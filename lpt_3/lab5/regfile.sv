==> flow/design.v <==
module regfile(data_in,writenum,write,readnum,clk,data_out);
    input [15:0] data_in;
    input [2:0] writenum, readnum;
    input write, clk;
    output reg [15:0] data_out;
    reg [15:0] R0,R1,R2,R3,R4,R5,R6,R7;  
    always @(posedge clk) begin  
        if (write) begin
            case (writenum)
                3'b000: R0 <= data_in;
                3'b001: R1 <= data_in;
                3'b010: R2 <= data_in;
                3'b011: R3 <= data_in;
                3'b100: R4 <= data_in;
                3'b101: R5 <= data_in;
                3'b110: R6 <= data_in;
                3'b111: R7 <= data_in;
                default: ;  
            endcase
        end
    end
    always @(*) begin  
        case (readnum)
            3'b000: data_out = R0;
            3'b001: data_out = R1;
            3'b010: data_out = R2;
            3'b011: data_out = R3;
            3'b100: data_out = R4;
            3'b101: data_out = R5;
            3'b110: data_out = R6;
            3'b111: data_out = R7;
            default: data_out = 16'b0;  
        endcase
    end
endmodule
== Reports on regfile ==
Tool output for the design above, in the order of the flow.
Line numbers count from 1 in the design file above.
Operators carry their Yosys type and port widths (W data, S select, Z words).
Library cell names are shortened.
Not given: n/a

* Design top: regfile
* Clock port: clk
* Cell library: sky130hd
* Timing corner: tt_025C_1v80

== After elaboration ==
Counts by Yosys on the flattened word-level netlist (proc, flatten, opt, wreduce; memories kept). Register bits leave out memories and registers merged into their read ports (data or address); mux counts leave out enables and synchronous resets folded into registers. Print and check cells are left out. Cells with the same type and inputs are merged into one.

* Equality and inequality tests: 14
* Muxes and demuxes: 1
* Reduce/logical cells: 10

{| class="wikitable"
|+ Operator list
! operator !! count
|-
| $pmux W16 S8 || 1
|-
| $eq A3 B3 Y1 const B || 8
|-
| $reduce_and A2 Y1 || 8
|-
| $eq A3 B2 Y1 const B || 4
|-
| $eq A3 B1 Y1 const B || 2
|-
| $logic_not A3 Y1 || 2
|}

* Bits in registers: 128
* Word-level cells: 33

== Longest topological paths ==
Yosys ltp: most cells in a row. Word level: on the elaborated netlist, between registers, memories and ports. Mapped: between sequential cells and ports; inverters and the memories' decode and read muxes count.

* Depth after elaboration: 2
* ABC_AREA: 0
* Gate-level depth with buffers: 6
* Mapped depth without buffers: 4

== Synthesis result ==
The flow's flattened synthesis, as Yosys stat reports it; memories are mapped. The netlist is that of the ABC_AREA named above (0 if unset); the other value can give another one.

* Cell count: 286
* Mapped area: 4,971.0 um2
* Sequential part of the area: 3,843.7 um2
* Mapped flip-flops: 128
* Buffers: 16

{| class="wikitable"
|+ Cells by type
! type !! count
|-
| edfxtp_1 || 128
|-
| mux2i_1 || 45
|-
| a211oi_1 || 16
|-
| o22a_1 || 13
|-
| nor2_1 || 25
|-
| o22ai_1 || 13
|-
| buf_6 || 4
|-
| nand2b_1 || 5
|-
| buf_4 || 4
|-
| nand2_1 || 7
|-
| a21oi_1 || 5
|-
| buf_2 || 4
|-
| nor3_1 || 3
|-
| nor3b_1 || 2
|-
| o21ai_1 || 3
|-
| clkbuf_1 || 3
|-
| nand3_1 || 2
|-
| nand3b_1 || 1
|}

Other cell types: 3; their cells: 3.

== Path before layout ==
OpenSTA on the mapped netlist: ideal clock, no wires. The path of least setup slack (recovery checks aside). Input and output delay are each 20% of the period. Register names are those of the netlist, which keeps one name where synthesis merged equal registers.

* Path type: input-to-reg
* From: input port writenum[2]
* To: register R0[0]
* Clock period: 3,310 ps
* External input delay: 662 ps
* Launch time at the first pin: 662 ps
* Arrival: 1,976 ps
* Data required time: 2,901 ps
* Slack: 925 ps
* Delay of the path: 1,723 ps
* Stages: 2
* Synthesis period reached: 2,385 ps

"delay of the path" is the arrival time less input delay plus setup time.
"stages": output pins that drive a net of the path, with the launching flip-flop's if there is one; two outputs of one cell count as two.
"synthesis period reached" = period - worst setup slack (recovery checks aside). The figure is calculated, with input and output delays left at 20% of the set period.
The rows between start and end are the longest chain of elaborated cells between them; the timing report does not say that the signal goes this way. Where chains are equally long, one stands for them.
A line is the first line of the expression or statement that the cell stems from. Yosys adds cells for indexed reads and writes and turns some case tables into memories.

* Cells stage by stage: nand2b_1 > nor3_1
* Cells in the longest elaborated chain: 2
* Elaborated cells between the ends (all ways): 2
* RTL lines with such cells: 1
* Those cells by class: reduce/logical: 2

{| class="wikitable"
|+ Ends and longest elaborated chain, post-synthesis
! item !! RTL line !! text
|-
| start: declaration || 3 || <nowiki>input [2:0] writenum, readnum;</nowiki>
|-
| $logic_not A3 Y1 || 9 || <nowiki>case (writenum)</nowiki>
|-
| $reduce_and A2 Y1 || n/a ||
|-
| end: assignment || 10 || <nowiki>3'b000: R0 <= data_in;</nowiki>
|-
| end: declaration || 6 || <nowiki>reg [15:0] R0,R1,R2,R3,R4,R5,R6,R7;</nowiki>
|}

== Timing after layout ==
Path of least setup slack in the final report of run 1 (OpenROAD, finished layout, wires in). Where an end is a register, its clock arrival counts in the times.
The report prints the path's times to 10 ps; the period is as set.

* Path type: input-to-output
* From: input port readnum[1]
* To: output port data_out[14]
* Clock period: 3,420 ps
* External input delay: 680 ps
* External output delay: 680 ps
* Launch time at the first pin: 680 ps
* Arrival: 2,590 ps
* Data required time: 2,740 ps
* Slack: 140 ps
* Stages: 7

The rows between start and end are the longest chain of elaborated cells between them; the timing report does not say that the signal goes this way. Where chains are equally long, one stands for them.

* Cells stage by stage: clkdlybuf4s50_1 > nand2b_4 > buf_12 > nor2_1 > a211oi_1 > o22a_1 > clkdlybuf4s50_1
* Cells in the longest elaborated chain: 2
* Elaborated cells between the ends (all ways): 9
* RTL lines with such cells: 1
* Those cells by class: eq/ne: 7; mux: 1; reduce/logical: 1

{| class="wikitable"
|+ Ends and longest elaborated chain, after layout
! item !! RTL line !! text
|-
| start: declaration || 3 || <nowiki>input [2:0] writenum, readnum;</nowiki>
|-
| $eq A3 B3 Y1 || 23 || <nowiki>case (readnum)</nowiki>
|-
| $pmux W16 S8 || 23 ||
|-
| end: declaration || 5 || <nowiki>output reg [15:0] data_out;</nowiki>
|}

==> results <==
Record of 2 stored runs of the RTL-to-layout flow on regfile, platform sky130hd. The runs are unordered. Constraints: input delay and output delay 20% of the set period each, output load 0.01 pF.
"critical path time" = time allowed to the worst setup path (clock period - input delay - output delay, where it has them) - its slack; a late launch clock adds to it, a late capture clock takes from it.
"total power of the final layout": no workload was simulated; the value follows from the tool's default switching activity.
"critical path time" is known to 10 ps.

=== Run 1 ===
{| class="wikitable"
! Setting !! Value
|-
| period_ns || 3.42
|-
| CORE_UTILIZATION || 34
|-
| PLACE_DENSITY_LB_ADDON || 0.07
|-
| CAP_MARGIN || 20
|-
| SLEW_MARGIN || 20
|-
| MAX_ROUTING_LAYER || met4
|-
| CORE_MARGIN || 2
|-
! Result !! Value
|-
| Synthesis area || 4,971.0 um2
|-
| Sum of negative setup slack || 0 ps
|-
| Utilization in the final report || 43.7%
|-
| Total power of the final layout || 3.762 mW
|-
| Worst setup slack after layout || 144 ps
|-
| Die footprint || 15,603.8 um2
|-
| Critical path time || 1,910 ps
|-
| Class of the worst setup path || input-to-output
|-
| Standard-cell area after routing || 6,307.3 um2
|}

=== Run 2 ===
{| class="wikitable"
! Setting !! Value
|-
| period_ns || 2.73
|-
| SETUP_SLACK_MARGIN || -0.11
|-
| CAP_MARGIN || 20
|-
| CORE_MARGIN || 2
|-
| CORE_UTILIZATION || 40
|-
| SLEW_MARGIN || 20
|-
! Result !! Value
|-
| Critical path time || 1,630 ps
|-
| Class of the worst setup path || input-to-output
|-
| Synthesis area || 4,971.0 um2
|-
| Worst setup slack after layout || 3 ps
|-
| Total power of the final layout || 4.763 mW
|-
| Die footprint || 13,335.6 um2
|-
| Sum of negative setup slack || 0 ps
|-
| Utilization in the final report || 52.6%
|-
| Standard-cell area after routing || 6,344.8 um2
|}
