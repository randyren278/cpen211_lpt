==> flow/design.v <==
module lab5_top(KEY,SW,LEDR,HEX0,HEX1,HEX2,HEX3,HEX4,HEX5,CLOCK_50);
  input [3:0] KEY;
  input [9:0] SW;
  output [9:0] LEDR; 
  output [6:0] HEX0, HEX1, HEX2, HEX3, HEX4, HEX5;
  input CLOCK_50;
  wire [15:0] datapath_out, datapath_in;
  wire write, vsel, loada, loadb, asel, bsel, loadc, loads;
  wire [2:0] readnum, writenum;
  wire [1:0] shift, ALUop;
  input_iface IN(CLOCK_50, SW, datapath_in, write, vsel, loada, loadb, asel, 
                 bsel, loadc, loads, readnum, writenum, shift, ALUop, LEDR[8:0]);
  datapath DP ( .clk         (~KEY[0]),  
                .readnum     (readnum),
                .vsel        (vsel),
                .loada       (loada),
                .loadb       (loadb),
                .shift       (shift),
                .asel        (asel),
                .bsel        (bsel),
                .ALUop       (ALUop),
                .loadc       (loadc),
                .loads       (loads),
                .writenum    (writenum),
                .write       (write),  
                .datapath_in (datapath_in),
                .Z_out       (LEDR[9]),
                .datapath_out(datapath_out)
             );
  sseg H0(datapath_out[3:0],   HEX0);   
  sseg H1(datapath_out[7:4],   HEX1);
  sseg H2(datapath_out[11:8],  HEX2);
  sseg H3(datapath_out[15:12], HEX3);
  assign HEX4 = 7'b1111111;   
  assign HEX5 = 7'b1111111;   
endmodule
module input_iface(clk, SW, datapath_in, write, vsel, loada, loadb, asel, bsel, 
                   loadc, loads, readnum, writenum, shift, ALUop, LEDR);
  input clk;
  input [9:0] SW;
  output [15:0] datapath_in;
  output write, vsel, loada, loadb, asel, bsel, loadc, loads;
  output [2:0] readnum, writenum;
  output [1:0] shift, ALUop;
  output [8:0] LEDR;
  wire sel_sw = SW[9];  
  wire [15:0] datapath_in_next = sel_sw ? {8'b0,SW[7:0]} : datapath_in;
  vDFF #(16) DATA(clk,datapath_in_next,datapath_in);
  wire [8:0] ctrl_sw;
  wire [8:0] ctrl_sw_next = sel_sw ? ctrl_sw : SW[8:0];
  vDFF #(9) CTRL(clk,ctrl_sw_next,ctrl_sw);
  assign {readnum,vsel,loada,loadb,shift,asel,bsel,ALUop,loadc,loads,writenum,write}={
           ctrl_sw[3:1], ctrl_sw[4], ctrl_sw[5], ctrl_sw[6], 
           ctrl_sw[2:1], ctrl_sw[3], ctrl_sw[4], ctrl_sw[6:5], ctrl_sw[7], ctrl_sw[8],  
           ctrl_sw[3:1], ctrl_sw[0]    
  };
  assign LEDR = sel_sw ? ctrl_sw : {1'b0, datapath_in[7:0]};  
endmodule         
module vDFF(clk,D,Q);
  parameter n=1;
  input clk;
  input [n-1:0] D;
  output [n-1:0] Q;
  reg [n-1:0] Q;
  always @(posedge clk)
    Q <= D;
endmodule
module sseg(in,segs);
    input [3:0] in;
    output reg [6:0] segs;
    always @(*) begin
        case (in)
            4'b0000: segs = 7'b1000000;  
            4'b0001: segs = 7'b1111001;  
            4'b0010: segs = 7'b0100100;  
            4'b0011: segs = 7'b0110000;  
            4'b0100: segs = 7'b0011001;  
            4'b0101: segs = 7'b0010010;  
            4'b0110: segs = 7'b0000010;  
            4'b0111: segs = 7'b1111000;  
            4'b1000: segs = 7'b0000000;  
            4'b1001: segs = 7'b0010000;  
            4'b1010: segs = 7'b0001000;  
            4'b1011: segs = 7'b0000011;  
            4'b1100: segs = 7'b1000110;  
            4'b1101: segs = 7'b0100001;  
            4'b1110: segs = 7'b0000110;  
            4'b1111: segs = 7'b0001110;  
            default: segs = 7'b1111111;  
        endcase
    end
endmodule
# [Step by step through the tools: input_iface]
# The steps from the RTL of input_iface to its reports follow in flow order.
# Lines are those of the file above, counted from 1.
# Cell names lack the library's common part.
# A cell with n/a has no value.
[setup] design="input_iface" clock_port="clk" library="sky130hd" corner="tt_025C_1v80"

# [Word level]
# Yosys after proc, flatten, opt, wreduce and memory -nomap, before mapping. Enables and synchronous resets that opt folds into registers are not counted as muxes. Memory bits, and registers merged into a memory's read port (data or address), are not among the register bits. Print and check cells are not counted. Equal cells are merged and count once.
[bits] register_bits=17 output_inout_bits=43 elab_cells=3 input_bits=11
[classes] mux=1
[op_table] op="9-bit two-way mux" n=1

# [Logic depth]
# Longest topological path by Yosys (ltp), each cell counted once; first at word level (registers and memories cut), then after technology mapping (sequential cells cut; the memories' decode and read muxes count).
[depth] depth_word=1 abc_area=0 mapped_depth=2 depth_no_buf=1

# [After synthesis]
# Source: synth_stat.txt of the flow (Yosys; design flattened, memories mapped). It holds for the ABC_AREA given above (unset counts as 0); a run with the other value may have another netlist.
# The area totals of this step are shown rounded.
[synth_totals] mapped_cells=46 sequential_area_um2=510 synth_area_um2=780 buf_cells=18 flip_flops=17
[types] cell_type="edfxtp_1" n=17 area_total_um2=510.49
[types] cell_type="buf_4" n=17 area_total_um2=127.622
[types] cell_type="mux2_4" n=8 area_total_um2=120.115
[types] cell_type="buf_6" n=1 area_total_um2=11.261
[types] cell_type="and2_2" n=1 area_total_um2=7.507
[types] cell_type="conb_1" n=1 area_total_um2=3.754
[types] cell_type="inv_1" n=1 area_total_um2=3.754
# The figures by module come from a second, unflattened synthesis with its own total; it is not the netlist above.
[hier_totals] hier_cells=72 area_unflattened_um2=1000
# Each row is one instance without its submodules.
[by_module] mod="input_iface" mod_seq_area_um2=0.0 n_inst=1 cells=47 area_um2=550
[by_module] mod="vDFF (n=16)" mod_seq_area_um2=320 n_inst=1 cells=16 area_um2=320
[by_module] mod="vDFF (n=9)" mod_seq_area_um2=180 n_inst=1 cells=9 area_um2=180

# [Timing after synthesis]
# Source: OpenSTA report_checks on the synthesized netlist (no wires, ideal clock, input and output delay 20% of the period each), path of least setup slack; recovery checks are left aside. Register names are those of the netlist, which keeps one name where synthesis merged equal registers.
[synth_timing] path_kind="flip-flop to output port" startpoint="reg CTRL.Q[1]" endpoint="out LEDR[1]" t_arrival_ns=0.737 launch_ns=0.000 output_delay_ns=0.232 delay_ns=0.737 slack_ns=0.191 clock_period_ns=1.16 stages=2 n_path_buf=0 required_ns=0.928 synth_period_reached_ns=0.969
# "delay_ns" is the arrival time less input delay plus setup time.
# A path that ends at an output port has no setup time.
# "stages" counts driving pins, that of a launching flip-flop among them; a cell with two outputs on the path counts twice.
# "synth_period_reached_ns" is the clock period less the worst setup slack; recovery checks do not enter. This is arithmetic on one report: input and output delays are still those of the set period (20% each).
# The rows between start and end are the longest chain of elaborated cells between them; the timing report does not say that the signal goes this way. Where chains are equally long, one stands for them.
# Each line given opens the expression or statement behind the cell; cells for indexed reads and writes are added by Yosys, which also makes memories of some case tables.
[synth_via] cell_sequence="edfxtp_1 > mux2_4" elab_chain_cells=1 cone_cells=1 classes_between="mux (1)"
[synth_lines] element="start, declared" line_no=63 rtl="output [n-1:0] Q;"
[synth_lines] element="start, assigned" line_no=66 rtl="Q <= D;"
[synth_lines] element="9-bit two-way mux" line_no=57 rtl="assign LEDR = sel_sw ? ctrl_sw : {1'b0, datapath_in[7:0]};"
[synth_lines] element="end, declared" line_no=45 rtl="output [8:0] LEDR;"

# [Timing after layout]
# From the final timing report of stored run 1: the path of least setup slack in the routed layout; clock arrival at registers is part of the times.
[layout_timing] path_kind="flip-flop to output port" startpoint="reg DATA.Q[1]" endpoint="out LEDR[1]" t_arrival_ns=1.11 output_delay_ns=0.18 clock_period_ns=0.892 launch_ns=0.28 n_path_buf=1 stages=3 required_ns=0.71 slack_ns=-0.40
# The rows between start and end are the longest chain of elaborated cells between them; the timing report does not say that the signal goes this way. Where chains are equally long, one stands for them.
[layout_via] cell_sequence="edfxtp_1 > mux2_4 > buf_6" elab_chain_cells=1 cone_cells=1 classes_between="mux (1)"
[layout_lines] element="start, declared" line_no=63 rtl="output [n-1:0] Q;"
[layout_lines] element="start, assigned" line_no=66 rtl="Q <= D;"
[layout_lines] element="9-bit two-way mux" line_no=57 rtl="assign LEDR = sel_sw ? ctrl_sw : {1'b0, datapath_in[7:0]};"
[layout_lines] element="end, declared" line_no=45 rtl="output [8:0] LEDR;"

Ticket comment

Record of 2 stored runs of the RTL-to-layout flow on input_iface, platform sky130hd. The runs are unordered. Constraints: input delay and output delay 20% of the set period each, output load 0.01 pF.
"achieved clock period" is the run's clock period less its worst setup slack. It is reckoned from that one timing run; input and output delays stay at 20% of the period that was set.
"power" rests on the timing tool's default activity at the inputs, not on a simulated workload.
Results are given in rounded form.
[stored run 1] settings: period_ns=0.892, CORE_UTILIZATION=30, SETUP_SLACK_MARGIN=0.18, PLACE_DENSITY=0.54, HOLD_SLACK_MARGIN=-0.01, CTS_CLUSTER_SIZE=22, CTS_CLUSTER_DIAMETER=117, MAX_ROUTING_LAYER=met5, CAP_MARGIN=20, CORE_MARGIN=2, SLEW_MARGIN=20
[stored run 1] result: chip area after synthesis (Yosys) 780 µm², die area 3000 µm², standard-cell area of the final layout 1500 µm², utilization 60 %, worst setup slack after layout -0.40 ns, total negative slack -9.4 ns, worst hold slack 0.29 ns, power 0.0021 W, achieved clock period 1.289 ns
[stored run 2] settings: period_ns=0.944, CORE_UTILIZATION=37, SETUP_SLACK_MARGIN=0.28, PLACE_DENSITY_LB_ADDON=0.02, CORE_MARGIN=6, CELL_PAD_IN_SITES_DETAIL_PLACEMENT=2, GPL_TIMING_DRIVEN=1, GPL_ROUTABILITY_DRIVEN=1, CTS_CLUSTER_SIZE=48, CTS_CLUSTER_DIAMETER=165, CAP_MARGIN=10, SLEW_MARGIN=20
[stored run 2] result: did not finish, clock tree synthesis stopped with DPL-0033
